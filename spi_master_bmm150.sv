==> flow/design.v <==
`timescale 1ns / 1ps
module spi_master_bmm150 #(
    parameter CLK_HZ  = 50_000_000,   
    parameter SPI_CLK = 5_000_000     
) (
    input logic clk,
    input logic rst_n,
    input logic enable,
    input  logic        start,        
    input  logic        burst,        
    input  logic        rw,           
    input  logic [ 6:0] reg_addr,     
    input  logic [ 7:0] tx_data,      
    output logic [ 7:0] rx_data,      
    output logic [63:0] burst_data,   
    output logic        busy,         
    output logic        done,         
    output logic sclk,
    output logic mosi,
    input  logic miso,
    output logic cs_n
);
  localparam integer DIVIDER = CLK_HZ / (2 * SPI_CLK);
  localparam integer COUNTER_WIDTH = $clog2(DIVIDER);
  logic [COUNTER_WIDTH-1:0] clk_cnt;
  logic clk_pulse, sclk_b, prev_sclk_b;
  always_ff @(posedge clk or negedge rst_n) begin
    if (!rst_n) begin
      clk_cnt <= 0;
      clk_pulse <= 1'b0;
      sclk_b <= 1'b1;
      prev_sclk_b <= 1'b1;
    end else if (enable) begin
      clk_pulse   <= 1'b0;
      prev_sclk_b <= sclk_b;
      if (start) begin
        clk_cnt <= 0;
        clk_pulse <= 1'b1;
        sclk_b <= 1'b1;
      end else if (clk_cnt == COUNTER_WIDTH'(DIVIDER - 1)) begin
        clk_cnt <= 0;
        clk_pulse <= 1'b1;
        sclk_b <= !sclk_b;
      end else begin
        clk_cnt <= clk_cnt + 1;
      end
    end else begin
      clk_cnt <= 0;
      clk_pulse <= 1'b0;
      prev_sclk_b <= 1'b1;
      sclk_b <= 1'b1;
    end
  end
  typedef enum logic [7:0] {
    IDLE,
    START,
    SEND_RW,
    SEND_ADDR,
    SEND_RECEIVE_DATA,
    READ_BURST_DATA,
    STOP
  } state_t;
  state_t state, next_state;
  always_ff @(posedge clk or negedge rst_n) begin
    if (!rst_n) begin
      state <= IDLE;
    end else begin
      state <= next_state;
    end
  end
  logic mosi_b;
  logic [5:0] bits_cnt;
  always_comb begin
    next_state = state;
    case (state)
      IDLE: if (enable && start) next_state = START;
      START: if (prev_sclk_b == 1'b1 && sclk_b == 1'b0) next_state = SEND_RW;
      SEND_RW: if (prev_sclk_b == 1'b1 && sclk_b == 1'b0) next_state = SEND_ADDR;
      SEND_ADDR:
      if (prev_sclk_b == 1'b1 && sclk_b == 1'b0 && bits_cnt == 0) begin
        if (burst == 1'b1) next_state = READ_BURST_DATA;
        else next_state = SEND_RECEIVE_DATA;
      end
      SEND_RECEIVE_DATA:
      if (prev_sclk_b == 1'b0 && sclk_b == 1'b1 && bits_cnt == 0) next_state = STOP;
      READ_BURST_DATA:
      if (prev_sclk_b == 1'b0 && sclk_b == 1'b1 && bits_cnt == 0) next_state = STOP;
      STOP: if (sclk_b == 1'b1) next_state = IDLE;
      default: next_state = IDLE;
    endcase
  end
  always_ff @(posedge clk or negedge rst_n) begin
    if (!rst_n) begin
      busy <= 1'b1;
      mosi_b <= 1'b1;
      bits_cnt <= 0;
      done <= 1'b0;
      rx_data <= 8'h00;
      burst_data <= 64'd0;
    end else begin
      case (state)
        IDLE: begin
          busy   <= 1'b0;
          done   <= 1'b0;
          mosi_b <= 1'b1;
        end
        START: begin
          busy <= 1'b1;
        end
        SEND_RW: begin
          busy <= 1'b1;
          if (sclk_b == 1'b0) begin
            mosi_b   <= rw;
            bits_cnt <= 6;
          end
        end
        SEND_ADDR: begin
          if (sclk_b == 1'b0) begin
            mosi_b <= reg_addr[bits_cnt];
            if (prev_sclk_b == 1'b1) begin
              if (bits_cnt != 0) bits_cnt <= bits_cnt - 1;
              else begin
                if (burst) bits_cnt <= 63;
                else bits_cnt <= 7;
              end
            end
          end
        end
        SEND_RECEIVE_DATA: begin
          if (sclk_b == 1'b0) begin
            mosi_b <= tx_data[bits_cnt];
            if (prev_sclk_b == 1'b1) begin
              if (bits_cnt != 0) bits_cnt <= bits_cnt - 1;
            end
          end else if (prev_sclk_b == 1'b0 && sclk_b == 1'b1) rx_data <= {rx_data, miso};
        end
        READ_BURST_DATA: begin
          if (prev_sclk_b == 1'b1 && sclk_b == 1'b0) begin
            if (bits_cnt != 0) bits_cnt <= bits_cnt - 1;
          end else if (prev_sclk_b == 1'b0 && sclk_b == 1'b1) burst_data <= {burst_data, miso};
        end
        STOP: begin
          if (prev_sclk_b == 1'b1) begin
            done <= 1'b1;
          end
        end
        default: begin
          busy <= 1'b1;
          mosi_b <= 1'b1;
          bits_cnt <= 0;
          rx_data <= 8'h00;
          burst_data <= 64'd0;
        end
      endcase
    end
  end
  assign cs_n = (state != IDLE) ? 1'b0 : 1'b1;
  assign sclk = (state != IDLE && next_state != IDLE) ? sclk_b : 1'b1;
  assign mosi = mosi_b;
endmodule
# Step by step through the tools: spi_master_bmm150
# Tool output for the design above, in the order of the flow.
# Lines are those of the file above, counted from 1.
# Cell names lack the library's common part.
# Not given: n/a
[setup]
design = "spi_master_bmm150"
clock = "clk"
lib = "sky130hd"
corner = "tt_025C_1v80"

# Word-level counts
# Source: Yosys, flattened and elaborated, memories not mapped. Widths are those after wreduce. Registers that Yosys merges into a memory's read port (data or address) are not register bits. Print and check cells do not count. Equal cells are merged and count once.
[word_totals]
regBits = 94
[classes]
add_sub_neg = 2
n_eq = 19
shift = 2
mux = 40
n_logic = 6
reduce_logical = 24
[op_table]
columns = ["operator", "count"]
rows = [
  ["case mux 64 bit (select 2 bit)", 1],
  ["2-to-1 mux 64 bit", 2],
  ["2-to-1 mux 8 bit", 8],
  ["2-to-1 mux 6 bit", 9],
  ["case mux 8 bit (select 6 bit)", 1],
  ["case mux 6 bit (select 5 bit)", 1],
  ["equality test 8 x 3 -> 1 bit (second input constant)", 3],
  ["inequality test 2 bit (second input constant)", 11],
  ["equality test 8 x 2 -> 1 bit (second input constant)", 2],
  ["nonzero test 8 bit", 2],
  ["case mux 8 bit (select 2 bit)", 1],
  ["OR reduction 6 bit", 2],
  ["2-to-1 mux 1 bit", 11],
  ["2-to-1 mux 3 bit", 3],
  ["equality test 8 x 1 -> 1 bit (second input constant)", 1],
  ["variable part select 8 x 6 -> 1 bit", 1],
  ["zero test 8 bit", 1],
  ["variable part select 7 x 6 -> 1 bit", 1],
  ["AND reduction 7 bit", 1],
  ["logical AND 1 bit", 6],
  ["inverter 1 bit", 6],
  ["AND reduction 3 bit", 2],
  ["OR reduction 3 bit", 2],
  ["subtractor 6 x 1 -> 6 bit (second input constant)", 1],
  ["zero test 6 bit", 1],
  ["nonzero test 6 bit", 1],
  ["AND reduction 4 bit", 1],
  ["OR reduction 4 bit", 1],
]
# Other operator kinds: 9; their cells: 10.

# Longest topological paths
# Longest topological path by Yosys (ltp), each cell counted once; first at word level (registers and memories cut), then after technology mapping (sequential cells cut; the memories' decode and read muxes count).
[logic_depth]
word_depth = 8
ABC_AREA = 0
ltp_mapped = 9
mapped_depth_nobuf = 7

# Mapped cells and area
# Yosys stat after the flow's synthesis: flattened, memories mapped to cells. It holds for the ABC_AREA given above (unset counts as 0); a run with the other value may have another netlist.
[by_type]
columns = ["type", "count", "type_area_um2"]
rows = [
  ["dfrtp_1", 90, 2252.16],
  ["nand2_1", 136, 510.49],
  ["o21ai_0", 70, 350.336],
  ["dfstp_2", 4, 105.101],
  ["a22o_1", 8, 70.067],
  ["nor2_1", 16, 60.058],
  ["buf_6", 5, 56.304],
  ["a211oi_1", 7, 52.55],
  ["buf_4", 6, 45.043],
  ["a31oi_1", 7, 43.792],
  ["buf_2", 8, 40.038],
  ["clkbuf_1", 10, 37.536],
  ["ha_1", 3, 37.536],
  ["nor2b_1", 6, 37.536],
  ["mux2_2", 3, 33.782],
  ["a21oi_1", 6, 30.029],
  ["a2111oi_4", 1, 27.526],
  ["a32oi_1", 3, 26.275],
]
# Not listed: further types 42, cells in them 76.
[synth_totals]
cells = 465
yosys_area_um2 = 4350.4
seqArea_um2 = 2357.3
flip_flops = 94

# Timing after synthesis
# Path of least setup slack by OpenSTA after synthesis, without wires, with an ideal clock, recovery checks aside; 20% of the period is set as input and as output delay. Where synthesis merged equal registers, the netlist keeps one of their names.
[synth_path]
kind = "register to output"
from = "reg bits_cnt[0]"
to = "out sclk"
period_ns = 4.4
output_delay_ns = 0.880
arrival_ns = 2.159
t_required_ns = 3.520
slack_ns = 1.361
path_delay_ns = 2.159
path_stages = 8
n_path_buf = 0
period_less_setup_slack_ns = 3.039
# "path_delay_ns" is the arrival time less input delay plus setup time.
# A path that ends at an output port has no setup time.
# "path_stages" counts driving pins, that of a launching flip-flop among them; a cell with two outputs on the path counts twice.
# "period_less_setup_slack_ns" = period - worst setup slack (recovery checks aside). The figure is calculated, with input and output delays left at 20% of the set period.
# Between the ends stands the longest chain of elaborated cells between them, by number of cells; it is not shown to be the way that was timed. Of several equally long chains one is given.
# Each line given opens the expression or statement behind the cell; cells for indexed reads and writes are added by Yosys, which also makes memories of some case tables.
# A register here has more assigning lines than the two given.
[synth_via]
cell_sequence = "dfrtp_1 clkinv_1 ha_1 or3b_2 or4_1 a32oi_1 a211oi_1 o21ai_0"
elab_chain_len = 7
cells_between = 9
classes_between = "4 x mux; 5 x reduce/logical"
[synth_rtl]
columns = ["element", "line", "source"]
rows = [
  ["start, declared", 72, "logic [5:0] bits_cnt;"],
  ["start, assigned", 121, "if (bits_cnt != 0) bits_cnt <= bits_cnt - 1;"],
  ["start, assigned", 133, "if (bits_cnt != 0) bits_cnt <= bits_cnt - 1;"],
  ["zero test 6 bit", 85, "if (prev_sclk_b == 1'b0 && sclk_b == 1'b1 && bits_cnt == 0) next_state = STOP;"],
  ["logical AND 1 bit", 85, ""],
  ["2-to-1 mux 8 bit", 85, ""],
  ["case mux 8 bit (select 6 bit)", 75, "case (state)"],
  ["nonzero test 8 bit", 158, "assign sclk = (state != IDLE && next_state != IDLE) ? sclk_b : 1'b1;"],
  ["logical AND 1 bit", 158, ""],
  ["2-to-1 mux 1 bit", 158, ""],
  ["end, declared", 18, "output logic sclk,"],
]
# Some nets on the timed path still bear RTL names; the line given drives or declares the net.
[synth_named_nets]
columns = ["net", "line"]
rows = [
  ["next_state[0]", 75],
]

# Timing after layout
# From the final timing report of flow run 1: the path of least setup slack in the routed layout; clock arrival at registers is part of the times.
[layout_path]
kind = "register to output"
from = "reg bits_cnt[1]"
to = "out sclk"
period_ns = 1.69
output_delay_ns = 0.34
arrival_ns = 2.34
t_required_ns = 1.35
slack_ns = -0.98
path_stages = 9
n_path_buf = 1
# Between the ends stands the longest chain of elaborated cells between them, by number of cells; it is not shown to be the way that was timed. Of several equally long chains one is given.
# A register here has more assigning lines than the two given.
[layout_via]
cell_sequence = "dfrtp_1 inv_2 ha_4 or3b_4 or4_4 a32oi_2 a211oi_2 o21ai_1 buf_2"
elab_chain_len = 7
cells_between = 9
classes_between = "4 x mux; 5 x reduce/logical"
[layout_rtl]
columns = ["element", "line", "source"]
rows = [
  ["start, declared", 72, "logic [5:0] bits_cnt;"],
  ["start, assigned", 121, "if (bits_cnt != 0) bits_cnt <= bits_cnt - 1;"],
  ["start, assigned", 133, "if (bits_cnt != 0) bits_cnt <= bits_cnt - 1;"],
  ["zero test 6 bit", 85, "if (prev_sclk_b == 1'b0 && sclk_b == 1'b1 && bits_cnt == 0) next_state = STOP;"],
  ["logical AND 1 bit", 85, ""],
  ["2-to-1 mux 8 bit", 85, ""],
  ["case mux 8 bit (select 6 bit)", 75, "case (state)"],
  ["nonzero test 8 bit", 158, "assign sclk = (state != IDLE && next_state != IDLE) ? sclk_b : 1'b1;"],
  ["logical AND 1 bit", 158, ""],
  ["2-to-1 mux 1 bit", 158, ""],
  ["end, declared", 18, "output logic sclk,"],
]
# Some nets on the timed path still bear RTL names; the line given drives or declares the net.
[layout_named_nets]
columns = ["net", "line"]
rows = [
  ["next_state[0]", 75],
]

# Measured data: module spi_master_bmm150, platform sky130hd, 2 stored runs of the flow under differing settings, order arbitrary. Input and output delays are each 20% of the period that was set; the output load is 0.01 pF.
# By "timing.achieved_period_ns" is meant the clock period of the run minus its worst setup slack. This is arithmetic on one report: input and output delays are still those of the set period (20% each).
# "critical_path_time_ns": the worst setup path's part of the clock period (all of it between registers, 20% less for each end at a port) less its slack. A launch clock that arrives late makes it longer, a capture clock that arrives late makes it shorter.
# "power_uw" is the tool's figure for a default switching activity; nothing was simulated.

[[run]]
name = "flow run 1"
[run.settings]
period_ns = 1.69
CORE_UTILIZATION = 19
SETUP_SLACK_MARGIN = 0.28
PLACE_DENSITY_LB_ADDON = 0.17
CELL_PAD_IN_SITES_GLOBAL_PLACEMENT = 3
ABC_AREA = 0
CTS_CLUSTER_DIAMETER = 193
CAP_MARGIN = 0
MIN_ROUTING_LAYER = "met2"
CORE_MARGIN = 2
SLEW_MARGIN = 20
[run.results]
cell_area_final_um2 = 8690.8
timing.achieved_period_ns = 2.675
die_area_um2 = 24122.7
post_synth_area_um2 = 4350.4
critical_path_time_ns = 2.34
worstPathKind = "register to output"
power_uw = 4701
ws_setup_ns = -0.985
utilization_pct = 38.5

[[run]]
name = "flow run 2"
[run.settings]
period_ns = 4.47
CORE_UTILIZATION = 34
PLACE_DENSITY = 0.63
CORE_ASPECT_RATIO = 1.36
CAP_MARGIN = 20
SLEW_MARGIN = 35
CORE_MARGIN = 2
[run.results]
timing.achieved_period_ns = 4.122
cell_area_final_um2 = 5728.0
die_area_um2 = 13726.7
utilization_pct = 45.4
ws_setup_ns = 0.348
critical_path_time_ns = 3.23
worstPathKind = "register to output"
post_synth_area_um2 = 4350.4
power_uw = 1797
